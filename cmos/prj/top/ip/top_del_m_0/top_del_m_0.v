==> flow/design.v <==
module del_m(
	input aclk,
	input aresetn,
	input 	[28 : 0]	tap_i,
	input 	[28 : 0]	tap_q,
	output	[15 : 0]	out_i,
	output	[15 : 0]	out_q
);
	wire	[15 : 0]	tap_i_w = tap_i[28:13];
	wire	[15 : 0]	tap_q_w = tap_q[28:13];
	reg signed		[15 : 0]	delay_i0;
	reg signed		[15 : 0]	delay_q0;
	reg signed		[15 : 0]	delay_i1;
	reg signed		[15 : 0]	delay_q1;
	always@(posedge aclk or negedge aresetn)begin
		if(!aresetn)begin
			delay_i0 <= 16'd0;
			delay_i1 <= 16'd0;
			delay_q0 <= 16'd0;
			delay_q1 <= 16'd0;
		end else begin
			delay_i0 <= tap_i_w;
			delay_i1 <= delay_i0;
			delay_q0 <= tap_q_w;
			delay_q1 <= -delay_q0;
		end
	end
	reg signed		[16 : 0]	s1;
	reg signed		[16 : 0]	s2;
	reg signed		[16 : 0]	s3;
	reg signed		[15 : 0]	d1;
	reg signed		[15 : 0]	d2;
	reg signed		[15 : 0]	d3;
	reg signed		[32 : 0]	m1;
	reg signed		[32 : 0]	m2;
	reg signed		[32 : 0]	m3;
	reg signed		[33 : 0]	s4;
	reg signed		[33 : 0]	s5;
	always@(posedge aclk or negedge aresetn)begin
		if(!aresetn)begin
			s1 <= 17'd0;
			s2 <= 17'd0;
			s3 <= 17'd0;
			d1 <= 16'd0;
			d2 <= 16'd0;
			d3 <= 16'd0;
		end else begin
			s1 <= $signed(delay_q0) + $signed(delay_i0);
			s2 <= $signed(delay_i1) - $signed(delay_q1);
			s3 <= $signed(delay_i1) + $signed(delay_q1);
			d1 <= delay_q0;
			d2 <= delay_i0;
			d3 <= delay_q1;
			m1 <= $signed(d3) * $signed(s1);
			m2 <= $signed(d1) * $signed(s2);
			m3 <= $signed(d2) * $signed(s3);
			s4 <= $signed(m1) - $signed(m3);
			s5 <= $signed(m1) + $signed(m2);
		end
	end
	assign out_i = s4[33:18];
	assign out_q = s5[33:18];
endmodule
module top_del_m_0 
(
    input             aclk ,
    input             aresetn ,
    input      [28:0] tap_i ,
    input      [28:0] tap_q ,
    output     [15:0] out_i ,
    output     [15:0] out_q
) ;
    del_m del_m (
        .aclk(aclk) ,
        .aresetn(aresetn) ,
        .tap_i(tap_i) ,
        .tap_q(tap_q) ,
        .out_i(out_i) ,
        .out_q(out_q)
    );
endmodule
== Step by step through the tools: top_del_m_0 ==
What the tools print for top_del_m_0, step after step.
Line numbers count from 1 in the design file above.
Operators carry their Yosys type and port widths (W data, S select, Z words).
Cell names lack the library's common part.
Not given: -

* Design top: top_del_m_0
* Clock: aclk
* Cell library: sky130hd
* Timing corner: tt_025C_1v80

== Elaborated design ==
Source: Yosys, flattened and elaborated, memories not mapped. Widths are those after wreduce; folded enables and synchronous resets count as part of the registers. Registers that Yosys merges into a memory's read port (data or address) are not register bits. Print and check cells do not count. Equal cells are merged and count once.

* Add/subtract/negate cells: 6
* Multiply operators: 3

{| class="wikitable"
|+ Operator list
! cell !! number
|-
| $mul A16 B17 Y33 || 3
|-
| $add A16 B16 Y17 || 2
|-
| $add A33 B33 Y34 || 1
|-
| $sub A33 B33 Y34 || 1
|-
| $sub A16 B16 Y17 || 1
|-
| $neg A16 Y16 || 1
|}

* Register bits after elaboration: 314
* Output and inout port bits: 32
* Word-level cells: 23

== Depth ==
Longest topological path by Yosys (ltp), each cell counted once; first at word level (registers and memories cut), then after technology mapping (sequential cells cut; the memories' decode and read muxes count).

* Depth in word-level cells: 1
* ABC_AREA: 0
* Gate-level depth with buffers: 24
* Depth with buffers taken out: 22

== Synthesis result ==
The flow's flattened synthesis, as Yosys stat reports it; memories are mapped. The netlist is that of the ABC_AREA named above (0 if unset); the other value can give another one.
Totals and module areas in this step are rounded.

{| class="wikitable"
|+ Cells by type
! cell type !! number !! area in all (um^2)
|-
| fa_1 || 831 || 1.66E+04
|-
| ha_1 || 365 || 4566.88
|-
| edfxtp_1 || 131 || 3.93E+03
|-
| inv_1 || 1014 || 3806.15
|-
| dfrtp_1 || 145 || 3628.48
|-
| and2_1 || 396 || 2.48E+03
|-
| nand2_1 || 443 || 1.66E+03
|-
| xnor2_1 || 138 || 1.21E+03
|-
| a21oi_1 || 114 || 570.547
|-
| nor2_1 || 128 || 480.461
|-
| clkbuf_1 || 113 || 424.157
|-
| o21ai_0 || 68 || 340.326
|-
| xor2_1 || 38 || 332.819
|-
| a21o_1 || 43 || 322.81
|-
| nand2b_1 || 39 || 243.984
|-
| nor3_1 || 41 || 205.197
|-
| nand3_1 || 33 || 165.158
|-
| o21a_1 || 19 || 142.637
|}

Other cell types: 69; their cells: 245.

* Cell count: 4344
* Synthesis area: 43150 um^2
* Area of sequential cells: 7562 um^2
* Mapped flip-flops: 276
* Buffer cells: 115

The figures by module come from a second, unflattened synthesis with its own total; it is not the netlist above.

* Cell total of the unflattened synthesis: 4290
* Area total of the unflattened synthesis: 42670 um^2

Rows give one instance, submodules left out.

{| class="wikitable"
|+ By module
! module !! times used !! cells !! area (um^2) !! seq. area (um^2)
|-
| del_m || 1 || 4290 || 42670 || 7562
|-
| top_del_m_0 || 1 || 0 || 0.0 || 0.0
|}

== Timing after synthesis ==
Source: OpenSTA report_checks on the synthesized netlist (no wires, ideal clock, input and output delay 20% of the period each), path of least setup slack; recovery checks are left aside. Register names are those of the netlist, which keeps one name where synthesis merged equal registers.

* Kind: reg2reg
* Start point: register del_m.d3[7]
* End point: register del_m.m1[31]
* Clock period: 8800 ps
* Library setup time: 258 ps
* Time at the first pin: 0 ps
* Data arrival time: 5958 ps
* Path slack: 2584 ps
* Path delay: 6216 ps
* Driving pins on the path: 25
* Path buffers: 2
* Synthesis period reached: 6216 ps

"path delay" = arrival - input delay + setup time.
"driving pins on the path" counts driving pins, that of a launching flip-flop among them; a cell with two outputs on the path counts twice.
"synthesis period reached" = period - worst setup slack (recovery checks aside). The figure is calculated, with input and output delays left at 20% of the set period.
Between the ends stands the longest chain of elaborated cells between them, by number of cells; it is not shown to be the way that was timed. Of several equally long chains one is given.
Each line given opens the expression or statement behind the cell; cells for indexed reads and writes are added by Yosys, which also makes memories of some case tables.

* Path through: dfrtp_1 > clkbuf_1 > clkbuf_1 > nand2_1 > fa_1 > inv_1 > fa_1 > inv_1 > fa_1 > inv_1 > fa_1 > fa_1 > inv_1 > fa_1 > inv_1 > ha_1 > a21o_1 > a21oi_1 > nor3b_1 > o311ai_1 > a41o_1 > o41ai_4 > o211ai_1 > a21oi_1 > xnor2_1
* Length of the longest elaborated chain: 1

{| class="wikitable"
|+ Ends and longest elaborated chain, post-synthesis
! element !! line !! RTL
|-
| start: declaration || 33 || <nowiki>reg signed [15 : 0] d3;</nowiki>
|-
| start: assignment || 46 || <nowiki>d3 <= 16'd0;</nowiki>
|-
| start: assignment || 53 || <nowiki>d3 <= delay_q1;</nowiki>
|-
| $mul A16 B17 Y33 || 54 || <nowiki>m1 <= $signed(d3) * $signed(s1);</nowiki>
|-
| end: assignment || 54 ||
|-
| end: declaration || 34 || <nowiki>reg signed [32 : 0] m1;</nowiki>
|}

== Path in the finished layout ==
From the final timing report of stored run 1: the path of least setup slack in the routed layout; clock arrival at registers is part of the times.
The report prints the path's times to 10 ps; the period is as set.

* Kind: reg2reg
* Start point: register del_m.d3[4]
* End point: register del_m.m1[32]
* Clock period: 10900 ps
* Library setup time: 260 ps
* Time at the first pin: 630 ps
* Data arrival time: 8230 ps
* Path slack: 3050 ps
* Driving pins on the path: 21
* Path buffers: 0

Between the ends stands the longest chain of elaborated cells between them, by number of cells; it is not shown to be the way that was timed. Of several equally long chains one is given.

* Path through: dfrtp_1 > nand2_1 > fa_1 > inv_1 > fa_1 > inv_1 > fa_1 > fa_1 > inv_1 > fa_1 > inv_1 > fa_1 > inv_1 > ha_1 > and3_1 > nand3_1 > a21oi_1 > o221ai_2 > a21oi_1 > nor4_1 > a311oi_1
* Length of the longest elaborated chain: 1

{| class="wikitable"
|+ Ends and longest elaborated chain, after layout
! element !! line !! RTL
|-
| start: declaration || 33 || <nowiki>reg signed [15 : 0] d3;</nowiki>
|-
| start: assignment || 46 || <nowiki>d3 <= 16'd0;</nowiki>
|-
| start: assignment || 53 || <nowiki>d3 <= delay_q1;</nowiki>
|-
| $mul A16 B17 Y33 || 54 || <nowiki>m1 <= $signed(d3) * $signed(s1);</nowiki>
|-
| end: assignment || 54 ||
|-
| end: declaration || 34 || <nowiki>reg signed [32 : 0] m1;</nowiki>
|}

Ticket comment

Measured results for top_del_m_0: 2 stored runs of the Yosys and OpenROAD flow on sky130hd. The settings differ; the order carries no meaning. The constraints put input and output delay at 20% of the set period each and load the outputs with 0.01 pF.
The results are shown rounded.

Stored run 1
==> flow/run.sh <==
#!/bin/bash
# the make line also repeats the synthesis and layout settings of config.mk as NAME=value (left out here)
make -C /OpenROAD-flow-scripts/flow DESIGN_CONFIG=/design/flow/config.mk WORK_HOME=/design/flow/orfs CLKGATE_MAP_FILE= finish
==> flow/config.mk <==
export PLATFORM = sky130hd
export DESIGN_NAME = top_del_m_0
export DESIGN_NICKNAME = top_del_m_0
export VERILOG_FILES = /design/flow/design.v
export SDC_FILE = /design/flow/constraint.sdc
export NUM_CORES = 4
export LEC_CHECK = 0
export ABC_AREA = 0
export CAP_MARGIN = 20
export CELL_PAD_IN_SITES_DETAIL_PLACEMENT = 2
export CORE_ASPECT_RATIO = 0.83
export CORE_MARGIN = 4
export CORE_UTILIZATION = 38
export HOLD_SLACK_MARGIN = 0.23
export PLACE_DENSITY_LB_ADDON = 0.2
export SLEW_MARGIN = 20
export TNS_END_PERCENT = 60
==> flow/constraint.sdc <==
create_clock -name core_clock -period 10.9 [get_ports {aclk}]
set_input_delay 2.1800 -clock core_clock [delete_from_list [all_inputs] [get_ports {aclk}]]
set_output_delay 2.1800 -clock core_clock [all_outputs]
set_load 0.01 [all_outputs]

==> results of stored run 1 <==
chip area after synthesis (Yosys): 43150 um^2
die area: 119000 um^2
utilization: 41.2 %
worst setup slack after layout: 3046 ps
worst hold slack: 400 ps

Stored run 2
==> flow/run.sh <==
#!/bin/bash
# the make line also repeats the synthesis and layout settings of config.mk as NAME=value (left out here)
make -C /OpenROAD-flow-scripts/flow DESIGN_CONFIG=/design/flow/config.mk WORK_HOME=/design/flow/orfs CLKGATE_MAP_FILE= finish
==> flow/config.mk <==
export PLATFORM = sky130hd
export DESIGN_NAME = top_del_m_0
export DESIGN_NICKNAME = top_del_m_0
export VERILOG_FILES = /design/flow/design.v
export SDC_FILE = /design/flow/constraint.sdc
export NUM_CORES = 4
export LEC_CHECK = 0
export CAP_MARGIN = 20
export CELL_PAD_IN_SITES_DETAIL_PLACEMENT = 2
export CORE_MARGIN = 4
export CORE_UTILIZATION = 53
export GPL_ROUTABILITY_DRIVEN = 0
export GPL_TIMING_DRIVEN = 0
export MAX_ROUTING_LAYER = met5
export MIN_ROUTING_LAYER = met1
export PLACE_DENSITY_LB_ADDON = 0.2
export SETUP_SLACK_MARGIN = 0.97
export SLEW_MARGIN = 25
==> flow/constraint.sdc <==
create_clock -name core_clock -period 5.73 [get_ports {aclk}]
set_input_delay 1.1460 -clock core_clock [delete_from_list [all_inputs] [get_ports {aclk}]]
set_output_delay 1.1460 -clock core_clock [all_outputs]
set_load 0.01 [all_outputs]

==> results of stored run 2 <==
did not finish, placement stopped with DPL-0033
